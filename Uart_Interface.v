==> flow/design.v <==
module Uart_Interface#(
    parameter    C_Tx_en = 1'b1,
    parameter    C_Rx_en = 1'b1,
    parameter    BAUD_RATE   =   3125000, 
    parameter    SYS_FREQ    =   50_000_000 
)(
    input                   Clk,
    input                   Rst,
    input       [9:0]       iTx_Clk_Div,
    input                   iTx_Val,
    input       [7:0]       iTx_Data,
    input                   iTx_Check_odd, 
    input                   iTx_Check_even, 
    input       [9:0]       iRx_Clk_Div,
    input                   iRx_Bit,
    input                   iRx_Check_odd, 
    input                   iRx_Check_even, 
    output                  oTx_done,
    output                  oTx_Bit,
    output                  oTx_Rdy,
    output                  oRx_Val,
    output                  oRx_err,
    output      [7:0]       oRx_Data
);
reg          tx_rst;
reg          rx_rst;
reg [7:0]    cnt_tx_rst;
reg [7:0]    cnt_rx_rst;
reg [9:0]    Tx_Clk_Div;
reg [9:0]    Rx_Clk_Div;
always @(posedge Clk) begin
    Tx_Clk_Div <= iTx_Clk_Div;
    Rx_Clk_Div <= iRx_Clk_Div;
    if (Rst == 1'b1) begin
        tx_rst <= 1'b1;
        rx_rst <= 1'b1;
        cnt_tx_rst <= {8{1'b0}};
        cnt_rx_rst <= {8{1'b0}};
    end
    else begin
        if (iTx_Clk_Div != Tx_Clk_Div) begin
            cnt_tx_rst <= 8'h01;
        end
        else if (cnt_tx_rst[7] == 1'b1) begin
            cnt_tx_rst <= {8{1'b0}};
        end
        else if (cnt_tx_rst != 0) begin
            cnt_tx_rst <= cnt_tx_rst + 1;
        end
        else begin
            cnt_tx_rst <= {8{1'b0}};
        end
        if (iRx_Clk_Div != Rx_Clk_Div) begin
            cnt_rx_rst <= 8'h01;
        end
        else if (cnt_tx_rst[7] == 1'b1) begin
            cnt_rx_rst <= {8{1'b0}};
        end
        else if (cnt_tx_rst != 0) begin
            cnt_rx_rst <= cnt_rx_rst + 1;
        end
        else begin
            cnt_rx_rst <= {8{1'b0}};
        end
        if (cnt_tx_rst != 0) begin
            tx_rst <= 1'b1;
        end
        else begin
            tx_rst <= 1'b0;
        end
        if (cnt_rx_rst != 0) begin
            rx_rst <= 1'b1;
        end
        else begin
            rx_rst <= 1'b0;
        end
    end
end
        Uart_Tx_byte #(
            .BAUD_RATE(BAUD_RATE), 
            .SYS_FREQ(SYS_FREQ) 
        )u0(
            .Clk(Clk), 
            .Rst(tx_rst), 
            .iBaudrate_DIV(iTx_Clk_Div), 
            .iTx_Val(iTx_Val), 
            .iData(iTx_Data), 
            .iCheck_odd(iTx_Check_odd), 
            .iCheck_even(iTx_Check_even), 
            .oTx_done(oTx_done), 
            .oBit(oTx_Bit), 
            .oRdy(oTx_Rdy)
        );
        Uart_Rx_byte #(
            .BAUD_RATE(BAUD_RATE), 
            .SYS_FREQ(SYS_FREQ) 
        )u1(
            .Clk(Clk), 
            .Rst(rx_rst), 
            .iBaudrate_DIV(iRx_Clk_Div), 
            .iRxBit(iRx_Bit), 
            .iCheck_odd(iRx_Check_odd), 
            .iCheck_even(iRx_Check_even), 
            .oRx_Val(oRx_Val), 
            .oRx_err(oRx_err), 
            .oRx_Data(oRx_Data)
        );
endmodule
module Uart_Rx_byte #(
   parameter    BAUD_RATE   =   2000000, 
   parameter    SYS_FREQ    =   50_000_000 
)(
    input               Clk,
    input               Rst,
    input   [9:0]       iBaudrate_DIV,
    input               iRxBit,
    input               iCheck_odd, 
    input               iCheck_even, 
    output              oRx_Val,
    output              oRx_err,
    output  [7:0]       oRx_Data
);
localparam                          CTRL_WORD_WIDTH  = 24; 
localparam  [50:0]                  BAUD_CTRL_WORD   = (BAUD_RATE * (1<<(CTRL_WORD_WIDTH + 4))) / (SYS_FREQ); 
reg         [CTRL_WORD_WIDTH-1:0]   rCtrlWordCnt; 
localparam  St_Idle     = 0, 
            St_Start    = 1, 
            St_Rxd      = 2, 
            St_Stop     = 3, 
            St_Finish   = 4; 
always @(posedge    Clk) begin
    if (Rst) begin
        rCtrlWordCnt <=  0;
    end
    else begin
        rCtrlWordCnt <=  rCtrlWordCnt +   BAUD_CTRL_WORD;
    end
end
wire    wBaudClk  =   rCtrlWordCnt[CTRL_WORD_WIDTH-1]; 
reg [7:0]   rBaudCnt;
reg         rBitFlag;
reg         rBaudClk;
reg         rUartRxd1,rUartRxd2;
reg [3:0]   rCurState; 
always @(posedge Clk ) begin
    if(Rst) begin
        rBaudClk    <= 0;
    end
    else begin
        rBaudClk <=  wBaudClk;
    end
end
wire wBaudClkPos =   ~rBaudClk & wBaudClk;
always @(posedge Clk ) begin
	if(Rst)begin
	  rUartRxd1 <=0;
	  rUartRxd2 <=0;
	end
	else begin
	  rUartRxd1 <= iRxBit;
	  rUartRxd2 <= rUartRxd1;
	end
end
wire  wBaudCntStart =   (rUartRxd2) & (~rUartRxd1);
always@(posedge Clk ) begin
	if(Rst) begin
		rBaudCnt <= 0;
	end
	else if(wBaudClkPos) begin
        if(rCurState    == St_Idle) begin
            rBaudCnt <= 0;
        end
        else begin
            rBaudCnt <= rBaudCnt + 1;
        end
    end
end
always @(posedge Clk) begin
    if (Rst) begin
        rCurState   <=  St_Idle;
    end
    else begin
        case (rCurState)
            St_Idle :   begin
                if (wBaudCntStart) begin 
                    rCurState   <=  St_Start;
                end
            end
            St_Start:   begin
                if (rBaudCnt <= 4 && iRxBit) begin 
                    rCurState   <=  St_Idle;
                end
                else if (rBaudCnt >= 16) begin
                    rCurState   <=  St_Rxd;
                end
            end
            St_Rxd  :   begin
                if (rBaudCnt >= 144) begin 
                    rCurState   <=  St_Stop;
                end
            end
            St_Stop :   begin
                if (rBaudCnt == 150) begin
                    rCurState   <=  St_Finish;
                end
            end
            St_Finish:  begin
                rCurState   <=  St_Idle;
            end   
            default: rCurState   <=  St_Idle;
        endcase
    end
end
always@(posedge Clk ) begin
	if(Rst) begin
		rBitFlag <= 0;
	end
	else if (wBaudClkPos) begin
		case(rBaudCnt)
            8'd22:  rBitFlag  <= 1;
            8'd38:  rBitFlag  <= 1;
            8'd54:  rBitFlag  <= 1;
            8'd70:  rBitFlag  <= 1;
            8'd86:  rBitFlag  <= 1;
            8'd102: rBitFlag  <= 1;
            8'd118: rBitFlag  <= 1;
            8'd134: rBitFlag  <= 1;
            default:rBitFlag  <= 0;
		endcase
	end 
end
reg [7:0]rDataDeserial;
always@(posedge Clk ) begin
	if(Rst) begin
		rDataDeserial <= 0;
	end
	else if (wBaudClkPos) begin
		if(rCurState    == St_Rxd) begin
            if (rBitFlag) begin
			    rDataDeserial <= {iRxBit,rDataDeserial[7:1]};
            end
		end
		else begin
			rDataDeserial <= 0;
		end
    end
end
reg [7:0]   rDataRxd;
reg         rDataValid;
wire wDataValid =    (rCurState == St_Rxd) && (rBaudCnt ==137)  ? 1:0;
always @(posedge Clk) begin
    if (Rst) begin
        rDataValid  <=  0;
    end
    else begin
        rDataValid  <=  wDataValid;
    end
end
always @(posedge Clk ) begin
	if(Rst) begin
		rDataRxd      <= 0;
	end
	else if(rCurState  == St_Rxd && rBaudCnt ==137) begin
		rDataRxd <= rDataDeserial;
	end
	else begin
		rDataRxd <= rDataRxd;
	end
end
assign oRx_Data = rDataRxd;
assign oRx_Val  = rDataValid;
endmodule
module Uart_Tx_byte#(
    parameter   SYS_FREQ    =   50_000_000,
    parameter   BAUD_RATE   =   2000000
)(
   input                Clk,
   input                Rst,
   input        [9:0]   iBaudrate_DIV,
   input                iTx_Val,
   input        [7:0]   iData,
   input                iCheck_odd,
   input                iCheck_even,
   output               oTx_done,
   output               oBit,
   output               oRdy
);
localparam          CTRL_WORD_WIDTH  = 24; 
localparam [50:0]   BAUD_CTRL_WORD   = (BAUD_RATE * (1<<(CTRL_WORD_WIDTH + 4))) / (SYS_FREQ) ; 
reg [CTRL_WORD_WIDTH-1:0] rCtrlWordCnt; 
reg rTxdDone;
reg rTxdTransfer;
reg [3:0] rBitCnt;
always @(posedge    Clk) begin
    if (Rst) begin
        rCtrlWordCnt <=  0;
    end
    else begin
        rCtrlWordCnt <=  rCtrlWordCnt +   BAUD_CTRL_WORD;
    end
end
wire    wBaudClk  =   rCtrlWordCnt[CTRL_WORD_WIDTH-1]; 
reg [7:0]   rBaudCnt;
reg  rBaudClk;
always @(posedge Clk ) begin
    if(Rst) begin
        rBaudClk    <= 0;
    end
    else begin
        rBaudClk <=  wBaudClk;
    end
end
wire wBaudClkPos =   ~rBaudClk & wBaudClk;
always@(posedge Clk ) begin
	if(Rst) begin
		rBaudCnt <= 8'd0;
	end
	else if (rTxdTransfer) begin
		if(wBaudClkPos)begin
			if(rBaudCnt >=157)begin
				rBaudCnt <= 8'd0;
			end
			else begin
				rBaudCnt <= rBaudCnt + 1;
			end
		end
		else rBaudCnt <= rBaudCnt;
	end
	else rBaudCnt <=0;
end
reg rTxdVal;
always @(posedge Clk) begin
    if (Rst) begin
        rTxdVal <=  0;
    end
    else begin
        rTxdVal <=  iTx_Val;
    end
end
wire    wTxdValPos  =   ~rTxdVal    &   iTx_Val;
always@(posedge Clk ) begin
	if(Rst) begin
		rTxdTransfer <= 0;
		rTxdDone <=0;
	end
	else if(wTxdValPos) begin
		rTxdTransfer <= 1;
		rTxdDone <=0;
	end
	else if(rBaudCnt >=157)begin
		rTxdTransfer <=0;
		rTxdDone <=1;
	end
	else begin
		rTxdDone <=0;
		rTxdTransfer <= rTxdTransfer;
	end
end
always@(posedge Clk ) begin
	if(Rst) begin
		rBitCnt <= 0;
	end
	else if(rTxdTransfer) begin
		if (wBaudClkPos) begin
			case(rBaudCnt)
                8'd0:   rBitCnt <= 0;
                8'd15:  rBitCnt <= rBitCnt +1;
                8'd31:  rBitCnt <= rBitCnt +1;
                8'd47:  rBitCnt <= rBitCnt +1;
                8'd63:  rBitCnt <= rBitCnt +1;
                8'd79:  rBitCnt <= rBitCnt +1;
                8'd95:  rBitCnt <= rBitCnt +1;
                8'd111: rBitCnt <= rBitCnt +1;
                8'd127: rBitCnt <= rBitCnt +1;
                8'd143: rBitCnt <= rBitCnt +1;
                default:rBitCnt <= rBitCnt;
			endcase
		end
	end
	else begin
		 rBitCnt <=0;
	end
end
reg [7:0]rDatain;
always@(posedge Clk ) begin
	if(Rst) begin
		rDatain <=0;
	end
	else if(wTxdValPos)begin
		rDatain <= iData;
	end
	else begin
		rDatain <= rDatain;
	end
end
reg rTxd;
always@(posedge Clk ) begin
	if(Rst) begin
		rTxd <= 1;
	end
	else if (rTxdTransfer) begin
		case(rBitCnt)
            4'd0:rTxd <=0; 
            4'd1:rTxd <= rDatain[0];
            4'd2:rTxd <= rDatain[1];
            4'd3:rTxd <= rDatain[2];
            4'd4:rTxd <= rDatain[3];	
            4'd5:rTxd <= rDatain[4];
            4'd6:rTxd <= rDatain[5];		
            4'd7:rTxd <= rDatain[6];
            4'd8:rTxd <= rDatain[7];
            4'd9:rTxd<=1;
            default:rTxd <= 1;
		endcase		
	end
	else rTxd <=1;	
end
reg rTxRdy;
always @(posedge Clk) begin
    if (Rst) begin
        rTxRdy  <=  1;
    end
    else begin
        rTxRdy  <=  ~rTxdTransfer;
    end
end
assign  oRdy        =   rTxRdy;
assign  oBit        =   rTxd;   
assign  oTx_done    =   rTxdDone;
endmodule
# From RTL to reports: Uart_Interface
# Tool output for the design above, in the order of the flow.
# Line numbers count from 1 in the design file above.
# Library cell names are shortened.
setup:
  top: "Uart_Interface"
  clock_port: "Clk"
  lib: "sky130hd"
  pvt_corner: "tt_025C_1v80"

# Elaborated design
# Yosys after proc, flatten, opt, wreduce and memory -nomap, before mapping. Memory bits, and registers merged into a memory's read port (data or address), are not among the register bits. Print and check cells are not counted. Equal cells are merged and count once.
bits:
  in_bits: 36
  elab_cells: 129
  regBits: 145
classes:
  n_eq: 37
  n_reduce_logical: 18
  bitwise: 10
  n_cmp: 4
  muxes: 25
  add_sub_neg: 7
op_table:
  columns: ["cell", "count"]
  rows:
  - ["equality test 8 x 7 -> 1 bit with constant B", 8]
  - ["adder 24 x 1 -> 24 bit with constant B", 2]
  - ["adder 8 x 1 -> 8 bit with constant B", 4]
  - ["equality test 8 x 6 -> 1 bit with constant B", 4]
  - ["equality test 8 bit with constant B", 4]
  - ["2-to-1 mux 8 bit", 4]
  - ["!= test 10 bit", 2]
  - ["2-to-1 mux 4 bit", 5]
  - ["equality test 4 x 2 -> 1 bit with constant B", 4]
  - ["equality test 4 x 3 -> 1 bit with constant B", 4]
  - ["equality test 8 x 5 -> 1 bit with constant B", 2]
  - ["greater-or-equal comparator 8 bit with constant B", 2]
  - ["nonzero test 8 bit", 2]
  - ["parallel mux 4 bit (select 4 bit)", 1]
  - ["2-to-1 mux 1 bit", 13]
  - ["OR reduction 9 bit", 1]
  - ["parallel mux 1 bit (select 9 bit)", 1]
  - ["!= test 2 x 1 -> 1 bit with constant B", 4]
  - ["equality test 4 x 1 -> 1 bit with constant B", 2]
  - ["logical NOT 4 bit", 2]
  - ["OR reduction 4 bit", 2]
  - ["less-or-equal comparator 8 x 3 -> 1 bit with constant B", 1]
  - ["equality test 8 x 4 -> 1 bit with constant B", 1]
  - ["greater-or-equal comparator 8 x 5 -> 1 bit with constant B", 1]
  - ["logical NOT 8 bit", 1]
  - ["OR reduction 8 bit", 1]
  - ["parallel mux 4 bit (select 2 bit)", 1]
  - ["inverter 1 bit", 6]
# Not listed: further kinds 9, cells in them 16.

# Logic depth
# Depth = most cells in a row (Yosys ltp): at word level without a register or memory, in the mapped netlist without a sequential cell, where the memories' decode and read muxes count.
logic_depth:
  depth_word: 4
  abc_area: 1
  ltp_mapped: 9

# Mapped cells and area
# The flow's flattened synthesis, as Yosys stat reports it; memories are mapped. The netlist is that of the ABC_AREA named above (0 if unset); the other value can give another one.
# The area totals of this step are shown rounded.
mapped:
  seq_area_um2: 460.4
  cells: 141
  synth_area_um2: 1022
  n_buf: 11
  ff_cells: 23
by_type:
  columns: ["type", "count", "area_total_um2"]
  rows:
  - ["dfxtp_1", 23, 460.442]
  - ["nand2_1", 39, 146.39]
  - ["inv_1", 30, 112.608]
  - ["buf_4", 11, 82.579]
  - ["nor2_1", 15, 56.304]
  - ["xor2_1", 4, 35.034]
  - ["nand3_1", 6, 30.029]
  - ["ha_1", 2, 25.024]
  - ["nor2_2", 4, 25.024]
  - ["xnor2_1", 2, 17.517]
  - ["nand3_2", 1, 10.01]
  - ["o31ai_1", 1, 7.507]
  - ["nand4_1", 1, 6.256]
  - ["clkinv_1", 1, 3.754]
  - ["conb_1", 1, 3.754]

# Worst setup path after synthesis
# Path of least setup slack by OpenSTA after synthesis, without wires, with an ideal clock, recovery checks aside; 20% of the period is set as input and as output delay. Where synthesis merged equal registers, the netlist keeps one of their names.
synth_path:
  path_type: "input-to-reg"
  from: "input port iTx_Clk_Div[9]"
  to: "register cnt_tx_rst[1]"
  arrival_time_ns: 1.144
  path_delay_ns: 0.624
  path_slack_ns: 1.720
  tclk_ns: 2.93
  required_ns: 2.864
  t_first_pin_ns: 0.586
  driving_pins: 8
  period_less_setup_slack_ns: 1.21
# "path_delay_ns" = arrival - input delay + setup time.
# "driving_pins": output pins that drive a net of the path, with the launching flip-flop's if there is one; two outputs of one cell count as two.
# "period_less_setup_slack_ns" = period - worst setup slack (recovery checks aside). The figure is calculated, with input and output delays left at 20% of the set period.
# Between the ends stands the longest chain of elaborated cells between them, by number of cells; it is not shown to be the way that was timed. Of several equally long chains one is given.
# Each line given opens the expression or statement behind the cell; cells for indexed reads and writes are added by Yosys, which also makes memories of some case tables.
# At most two assigning lines are given for a register; there are more.
synth_via:
  cell_sequence: "inv_1 nand2_1 nand2_1 nor2_2 nand2_1 nor2_2 nand3_2 nor2_1"
  elab_chain_len: 2
  cone_cells: 2
  lines_between: 1
synth_lines:
  columns: ["element", "line_no", "text"]
  rows:
  - ["from (decl)", 9, "input       [9:0]       iTx_Clk_Div,"]
  - ["!= test 10 bit", 41, "if (iTx_Clk_Div != Tx_Clk_Div) begin"]
  - ["OR reduction 4 bit", null, null]
  - ["to (assign)", 42, "cnt_tx_rst <= 8'h01;"]
  - ["to (assign)", 48, "cnt_tx_rst <= cnt_tx_rst + 1;"]
  - ["to (decl)", 27, "reg [7:0]    cnt_tx_rst;"]

# Path in the finished layout
# From the final timing report of run A: the path of least setup slack in the routed layout; clock arrival at registers is part of the times.
layout_path:
  path_type: "reg-to-output"
  from: "register u0.rTxRdy"
  to: "output port oTx_Rdy"
  arrival_time_ns: 1.15
  driving_pins: 2
  t_first_pin_ns: 0.30
  required_ns: 1.99
  path_slack_ns: 0.84
  out_delay_ns: 0.50
  tclk_ns: 2.49
layout_via:
  cell_sequence: "dfxtp_1 clkdlybuf4s50_1"
  elab_chain_len: 0
  cone_cells: 0
  lines_between: 0
layout_lines:
  columns: ["element", "line_no", "text"]
  rows:
  - ["from (decl)", 418, "reg rTxRdy;"]
  - ["from (assign)", 421, "rTxRdy  <=  1;"]
  - ["from (assign)", 424, "rTxRdy  <=  ~rTxdTransfer;"]
  - ["to (decl)", 20, "output                  oTx_Rdy,"]

FLOW RESULTS
============

Flow measurements of Uart_Interface on sky130hd: 2 stored runs with different settings, listed in no order. Input and output delays are each 20% of the period that was set; the output load is 0.01 pF.
"period_reached_ns" = clock period - worst setup slack. The figure is calculated, with input and output delays left at 20% of the set period.
"worstPathTime_ns" means the part of the period allowed to the worst setup path (the constraints hold back 20% at inputs and 20% at outputs) less its slack; where the path has registers, the arrival times of their clocks count too.
"design_power_mw" rests on the timing tool's default activity at the inputs, not on a simulated workload.
Results are given in rounded form.

--- run A ---
==> flow/run.sh <==
#!/bin/bash
# the make line also repeats the synthesis and layout settings of config.mk as NAME=value (left out here)
make -C /OpenROAD-flow-scripts/flow DESIGN_CONFIG=/design/flow/config.mk WORK_HOME=/design/flow/orfs CLKGATE_MAP_FILE= finish
==> flow/config.mk <==
export PLATFORM = sky130hd
export DESIGN_NAME = Uart_Interface
export DESIGN_NICKNAME = Uart_Interface
export VERILOG_FILES = /design/flow/design.v
export SDC_FILE = /design/flow/constraint.sdc
export NUM_CORES = 4
export LEC_CHECK = 0
export ABC_AREA = 1
export CAP_MARGIN = 20
export CORE_MARGIN = 2
export CORE_UTILIZATION = 46
export CTS_CLUSTER_DIAMETER = 161
export PLACE_DENSITY_LB_ADDON = 0.02
export SETUP_SLACK_MARGIN = 0.19
export SLEW_MARGIN = 20
==> flow/constraint.sdc <==
create_clock -name core_clock -period 2.49 [get_ports {Clk}]
set_input_delay 0.4980 -clock core_clock [delete_from_list [all_inputs] [get_ports {Clk}]]
set_output_delay 0.4980 -clock core_clock [all_outputs]
set_load 0.01 [all_outputs]

==> results, as YAML <==
results:
  post_synth_area_um2: 1022
  die_area_um2: 2615
  post_route_stdcell_area_um2: 1179
  layout_utilization_pct: 54.9
  worst_setup_slack_ns: 0.841
  fin_tns_ns: 0.000
  hold_worst_slack_ns: 0.406
  design_power_mw: 0.6197
  period_reached_ns: 1.649
  worstPathTime_ns: 1.15
  critical_path_kind: "reg-to-output"

--- run B ---
==> flow/run.sh <==
#!/bin/bash
# the make line also repeats the synthesis and layout settings of config.mk as NAME=value (left out here)
make -C /OpenROAD-flow-scripts/flow DESIGN_CONFIG=/design/flow/config.mk WORK_HOME=/design/flow/orfs CLKGATE_MAP_FILE= finish
==> flow/config.mk <==
export PLATFORM = sky130hd
export DESIGN_NAME = Uart_Interface
export DESIGN_NICKNAME = Uart_Interface
export VERILOG_FILES = /design/flow/design.v
export SDC_FILE = /design/flow/constraint.sdc
export NUM_CORES = 4
export LEC_CHECK = 0
export CAP_MARGIN = 20
export CORE_MARGIN = 2
export CORE_UTILIZATION = 59
export CTS_CLUSTER_DIAMETER = 312
export GPL_TIMING_DRIVEN = 1
export HOLD_SLACK_MARGIN = 0.21
export MAX_ROUTING_LAYER = met4
export PLACE_DENSITY_LB_ADDON = 0.17
export SETUP_SLACK_MARGIN = 0.62
export SLEW_MARGIN = 20
export TNS_END_PERCENT = 100
==> flow/constraint.sdc <==
create_clock -name core_clock -period 2.46 [get_ports {Clk}]
set_input_delay 0.4920 -clock core_clock [delete_from_list [all_inputs] [get_ports {Clk}]]
set_output_delay 0.4920 -clock core_clock [all_outputs]
set_load 0.01 [all_outputs]

==> results, as YAML <==
results:
  post_synth_area_um2: 908.4
  die_area_um2: 1869
  post_route_stdcell_area_um2: 1050
  layout_utilization_pct: 71.3
  worst_setup_slack_ns: 0.765
  fin_tns_ns: 0.000
  hold_worst_slack_ns: 0.394
  design_power_mw: 0.6179
  period_reached_ns: 1.695
  worstPathTime_ns: 1.20
  critical_path_kind: "input-to-reg"
